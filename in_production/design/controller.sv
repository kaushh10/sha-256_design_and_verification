==> flow/design.v <==
`timescale 1ns / 1ps
 interface hash_256(input logic clk,input logic rst_n);
    logic load_i;
    logic[31:0] Kt_i,Wt_i;
    logic[31:0] A_i, B_i, C_i, D_i, E_i, F_i, G_i, H_i;
    logic[31:0] A_o, B_o, C_o, D_o, E_o, F_o, G_o,H_o;
    logic[255:0]finall;
    logic done; 
endinterface
module sha256_ctrl_fsm (
    input  logic        clk,
    input  logic        rst_n,
    input  logic        start_i,
    input  logic        msg_word_valid_i,
    output logic        msg_ld_o,
    output logic        hash_ld_o,
    output logic        hash_en_o,
    output logic        final_o,
    output logic        done_o,
    output logic [5:0]  round_o
);
    typedef enum logic [2:0] {
        ST_IDLE  = 3'd0,
        ST_LOAD  = 3'd1,
        ST_ROUND = 3'd2,
        ST_FINAL = 3'd3,
        ST_DONE  = 3'd4
    } state_t;
    state_t state, next_state;
    logic [4:0] load_cnt;    
    logic [5:0] round_cnt;   
    assign round_o = round_cnt;
    always_ff @(posedge clk or negedge rst_n) begin
        if (!rst_n) begin
            state     <= ST_IDLE;
            load_cnt  <= 5'd0;
            round_cnt <= 6'd0;
        end
        else begin
            state <= next_state;
            if (state == ST_LOAD && msg_word_valid_i)
                load_cnt <= load_cnt + 1'b1;
            else if (state != ST_LOAD)
                load_cnt <= 5'd0;
            if (state == ST_ROUND)
                round_cnt <= round_cnt + 1'b1;
            else
                round_cnt <= 6'd0;
        end
    end
    always_comb begin
        next_state = state;
        msg_ld_o  = 1'b0;
        hash_ld_o = 1'b0;
        hash_en_o = 1'b0;
        final_o   = 1'b0;
        done_o    = 1'b0;
        case (state)
            ST_IDLE: begin
                if (start_i)
                    next_state = ST_LOAD;
            end
            ST_LOAD: begin
                msg_ld_o = msg_word_valid_i;
                if (load_cnt == 5'd0 && msg_word_valid_i)
                    hash_ld_o = 1'b1;
                if (load_cnt == 5'd15 && msg_word_valid_i)
                    next_state = ST_ROUND;
            end
            ST_ROUND: begin
                hash_en_o = 1'b1;
                if (round_cnt == 6'd63)
                    next_state = ST_FINAL;
            end
            ST_FINAL: begin
                final_o   = 1'b1;
                next_state = ST_DONE;
            end
            ST_DONE: begin
                done_o = 1'b1;
                next_state = ST_IDLE;
            end
            default: begin
                next_state = ST_IDLE;
            end
        endcase
    end
endmodule
`timescale 1ns / 1ps
module sha256_controller (
    input  logic        clk,
    input  logic        rst_n,
    input  logic        msg_valid,    
    output logic        d_valid,             
    output logic        scheduler_en,             
    output logic [5:0]  round_idx,            
    output logic        hash_done             
);
    typedef enum logic [1:0] {
        IDLE,
        LOAD,
        COMPRESS,
        DONE
    } state_t;
    state_t state, next_state;
    always_ff @(posedge clk or negedge rst_n) begin
        if (!rst_n)
            round_idx <= 6'd0;
        else if (state == LOAD)
            round_idx <= 6'd0;
        else if (state == COMPRESS)
            round_idx <= round_idx + 6'd1;
    end
    always_ff @(posedge clk or negedge rst_n) begin
        if (!rst_n)
            state <= IDLE;
        else
            state <= next_state;
    end
    always_comb begin
        next_state = state;
        case (state)
            IDLE: begin
                if (msg_valid)
                    next_state = LOAD;
            end
            LOAD: begin
                next_state = COMPRESS;
            end
            COMPRESS: begin
                if (round_idx == 6'd63)
                    next_state = DONE;
            end
            DONE: begin
                next_state = IDLE;
            end
            default: next_state = IDLE;
        endcase
    end
    always_comb begin
        d_valid   = 1'b0;
        scheduler_en  = 1'b0;
        hash_done = 1'b0;
        case (state)
            IDLE: begin
            end
            LOAD: begin
                d_valid  = 1'b1;    
                scheduler_en = 1'b1;    
            end
            COMPRESS: begin
                scheduler_en = 1'b1;    
            end
            DONE: begin
                hash_done = 1'b1;   
            end
        endcase
    end
endmodule
# From RTL to reports: sha256_ctrl_fsm

Tool output for the design above, in the order of the flow.
Line numbers count from 1 in the design file above.
Operators: Yosys type, input widths -> output width; for muxes data width and select width s.
The mark n/a stands for no value.

Design top: sha256_ctrl_fsm
Clock: clk
Standard-cell library: sky130hd
Library corner: tt_025C_1v80

# Word level

Source: Yosys, flattened and elaborated, memories not mapped. Widths are those after wreduce. Registers that Yosys merges into a memory's read port (data or address) are not register bits. Print and check cells do not count. Equal cells are merged and count once.

$add $sub $neg: 2
Equal/unequal tests: 10
Multiplexer cells: 13
Reductions and logical operators: 7

Operators with widths:

| operator            | number |
| $pmux 3 s4          | 1 |
| $mux 5              | 2 |
| $mux 3              | 3 |
| $ne 2x2->1 const B  | 3 |
| $eq 3x2->1 const B  | 2 |
| $add 6x1->6 const B | 1 |
| $eq 6x6->1 const B  | 1 |
| $mux 6              | 1 |
| $mux 1              | 6 |
| $add 5x1->5 const B | 1 |
| $eq 5x4->1 const B  | 1 |
| $logic_not 5->1     | 1 |
| $logic_and 1x1->1   | 3 |
| $eq 3x1->1 const B  | 1 |
| $ne 3x1->1 const B  | 1 |
| $eq 3x3->1 const B  | 1 |
| $logic_not 3->1     | 1 |
| $reduce_and 3->1    | 1 |
| $reduce_bool 2->1   | 1 |

Register bits after elaboration: 14
Bits of input ports: 4
Output and inout port bits: 11

# Longest topological paths

Yosys ltp: most cells in a row. Word level: on the elaborated netlist, between registers, memories and ports. Mapped: between sequential cells and ports; inverters and the memories' decode and read muxes count.

Depth in word-level cells: 4
ABC_AREA: 1
Mapped depth: 6

# Synthesis result

Source: synth_stat.txt of the flow (Yosys; design flattened, memories mapped). It holds for the ABC_AREA given above (unset counts as 0); a run with the other value may have another netlist.
Totals and module areas in this step are rounded.

Standard cells after synthesis: 79
Cell area after synthesis: 760.7 µm²
Sequential part of the area: 401.6 µm²
Flip-flops: 16

Cells by type:

| cell                      | number | area in all (µm²) |
| sky130_fd_sc_hd__dfrtp_1  | 15     | 375.36 |
| sky130_fd_sc_hd__nand2_1  | 14     | 52.55 |
| sky130_fd_sc_hd__ha_1     | 4      | 50.048 |
| sky130_fd_sc_hd__nand3_1  | 7      | 35.034 |
| sky130_fd_sc_hd__inv_1    | 9      | 33.782 |
| sky130_fd_sc_hd__dfstp_2  | 1      | 26.275 |
| sky130_fd_sc_hd__nor2_1   | 7      | 26.275 |
| sky130_fd_sc_hd__nand4_4  | 1      | 21.27 |
| sky130_fd_sc_hd__o21ai_1  | 4      | 20.019 |
| sky130_fd_sc_hd__o21ai_2  | 2      | 17.517 |
| sky130_fd_sc_hd__a21oi_1  | 3      | 15.014 |
| sky130_fd_sc_hd__nand2_4  | 1      | 11.261 |
| sky130_fd_sc_hd__nor2_4   | 1      | 11.261 |
| sky130_fd_sc_hd__o21bai_2 | 1      | 11.261 |
| sky130_fd_sc_hd__nor3_1   | 2      | 10.01 |
| sky130_fd_sc_hd__a22o_1   | 1      | 8.758 |
| sky130_fd_sc_hd__xor2_1   | 1      | 8.758 |
| sky130_fd_sc_hd__inv_2    | 2      | 7.507 |

Other cell types: 3; their cells: 3.

# Timing after synthesis

Source: OpenSTA report_checks on the synthesized netlist (no wires, ideal clock, input and output delay 20% of the period each), path of least setup slack; recovery checks are left aside. Register names are those of the netlist, which keeps one name where synthesis merged equal registers.

Path kind: register -> output
Start point: register load_cnt[0]
End point: output port hash_ld_o
Period: 1680 ps
External output delay: 336 ps
Launch time at the first pin: 0 ps
Data arrival time: 944 ps
Required time: 1344 ps
Setup slack: 400 ps
Path delay: 944 ps
Stages: 5
Path buffers: 0
Synthesis period reached: 1280 ps

"path delay" is the arrival time less input delay plus setup time.
A path that ends at an output port has no setup time.
"stages" counts driving pins, that of a launching flip-flop among them; a cell with two outputs on the path counts twice.
"synthesis period reached" = period - worst setup slack (recovery checks aside). The figure is calculated, with input and output delays left at 20% of the set period.
Between the ends stands the longest chain of elaborated cells between them, by number of cells; it is not shown to be the way that was timed. Of several equally long chains one is given.
A line is the first line of the expression or statement that the cell stems from. Yosys adds cells for indexed reads and writes and turns some case tables into memories.
At most two assigning lines are given for a register; there are more.

Cells stage by stage: sky130_fd_sc_hd__dfrtp_1 sky130_fd_sc_hd__inv_1 sky130_fd_sc_hd__ha_1 sky130_fd_sc_hd__nand3_1 sky130_fd_sc_hd__nor3_1
Length of the longest elaborated chain: 4

Ends and longest elaborated chain, post-synthesis:

| item              | line | source |
| from (decl)       | 30   | `logic [4:0] load_cnt;` |
| from (assign)     | 36   | `load_cnt  <= 5'd0;` |
| from (assign)     | 42   | `load_cnt <= load_cnt + 1'b1;` |
| $logic_not 5->1   | 65   | `if (load_cnt == 5'd0 && msg_word_valid_i)` |
| $logic_and 1x1->1 | 65   |  |
| $mux 1            | 65   |  |
| $mux 1            | 58   | `case (state)` |
| to (decl)         | 16   | `output logic        hash_ld_o,` |

# Timing after layout

Path of least setup slack in the final report of record 1 (OpenROAD, finished layout, wires in). Where an end is a register, its clock arrival counts in the times.
The path's times are printed in steps of 10 ps; the period is the one set.

Path kind: register -> output
Start point: register load_cnt[1]
End point: output port hash_ld_o
Period: 1470 ps
External output delay: 290 ps
Launch time at the first pin: 290 ps
Data arrival time: 1260 ps
Required time: 1180 ps
Setup slack: -80 ps
Stages: 6
Path buffers: 1

Between the ends stands the longest chain of elaborated cells between them, by number of cells; it is not shown to be the way that was timed. Of several equally long chains one is given.
At most two assigning lines are given for a register; there are more.

Cells stage by stage: sky130_fd_sc_hd__dfrtp_1 sky130_fd_sc_hd__inv_2 sky130_fd_sc_hd__ha_4 sky130_fd_sc_hd__nand3_2 sky130_fd_sc_hd__nor3_2 sky130_fd_sc_hd__buf_2
Length of the longest elaborated chain: 4

Ends and longest elaborated chain, post-layout:

| item              | line | source |
| from (decl)       | 30   | `logic [4:0] load_cnt;` |
| from (assign)     | 36   | `load_cnt  <= 5'd0;` |
| from (assign)     | 42   | `load_cnt <= load_cnt + 1'b1;` |
| $logic_not 5->1   | 65   | `if (load_cnt == 5'd0 && msg_word_valid_i)` |
| $logic_and 1x1->1 | 65   |  |
| $mux 1            | 65   |  |
| $mux 1            | 58   | `case (state)` |
| to (decl)         | 16   | `output logic        hash_ld_o,` |

--- measured runs ---
Record of 2 stored runs of the RTL-to-layout flow on sha256_ctrl_fsm, platform sky130hd. The runs are unordered. Constraints: input delay and output delay 20% of the set period each, output load 0.01 pF.
"clock period achieved" means the clock period less the worst setup slack. The figure is calculated, with input and output delays left at 20% of the set period.
"critical setup path time" is the time allowed to the run's worst setup path (the clock period less input and output delay, where it has them) less its slack. Clock arrival times count: a late capture clock shortens it, a late launch clock lengthens it.
"total design power" rests on the timing tool's default activity at the inputs, not on a simulated workload.
"critical setup path time" is known to 10 ps.
Measured values are rounded.
A setting shown as - is not set for that run.
Among the results, - means that no value is shown for the run.

| setting or result                      | record 1           | record 2 |
| period_ns                              | 1.47               | 1.53     |
| CORE_UTILIZATION                       | 52                 | 67       |
| PLACE_DENSITY                          | 0.49               | 0.64     |
| ABC_AREA                               | 1                  | -        |
| CTS_CLUSTER_DIAMETER                   | 271                | 197      |
| CAP_MARGIN                             | 0                  | 40       |
| CORE_MARGIN                            | 2                  | 2        |
| SLEW_MARGIN                            | 20                 | 20       |
| SETUP_SLACK_MARGIN                     | -                  | 0.12     |
| GPL_TIMING_DRIVEN                      | -                  | 1        |
| MAX_ROUTING_LAYER                      | -                  | met5     |
| standard-cell area after routing (µm²) | 1149               | -        |
| mapped cell area after synthesis (µm²) | 760.7              | -        |
| total negative setup slack (ps)        | -82                | -        |
| area of the die (µm²)                  | 1785               | -        |
| clock period achieved (ps)             | 1552               | -        |
| setup slack of the worst path (ps)     | -82                | -        |
| utilization after routing (%)          | 86.1               | -        |
| total design power (µW)                | 788.8              | -        |
| critical setup path time (ps)          | 1260               | -        |
| critical path kind                     | register -> output | -        |

Record 2: no results, clock tree synthesis failed with DPL-0038
--- end ---
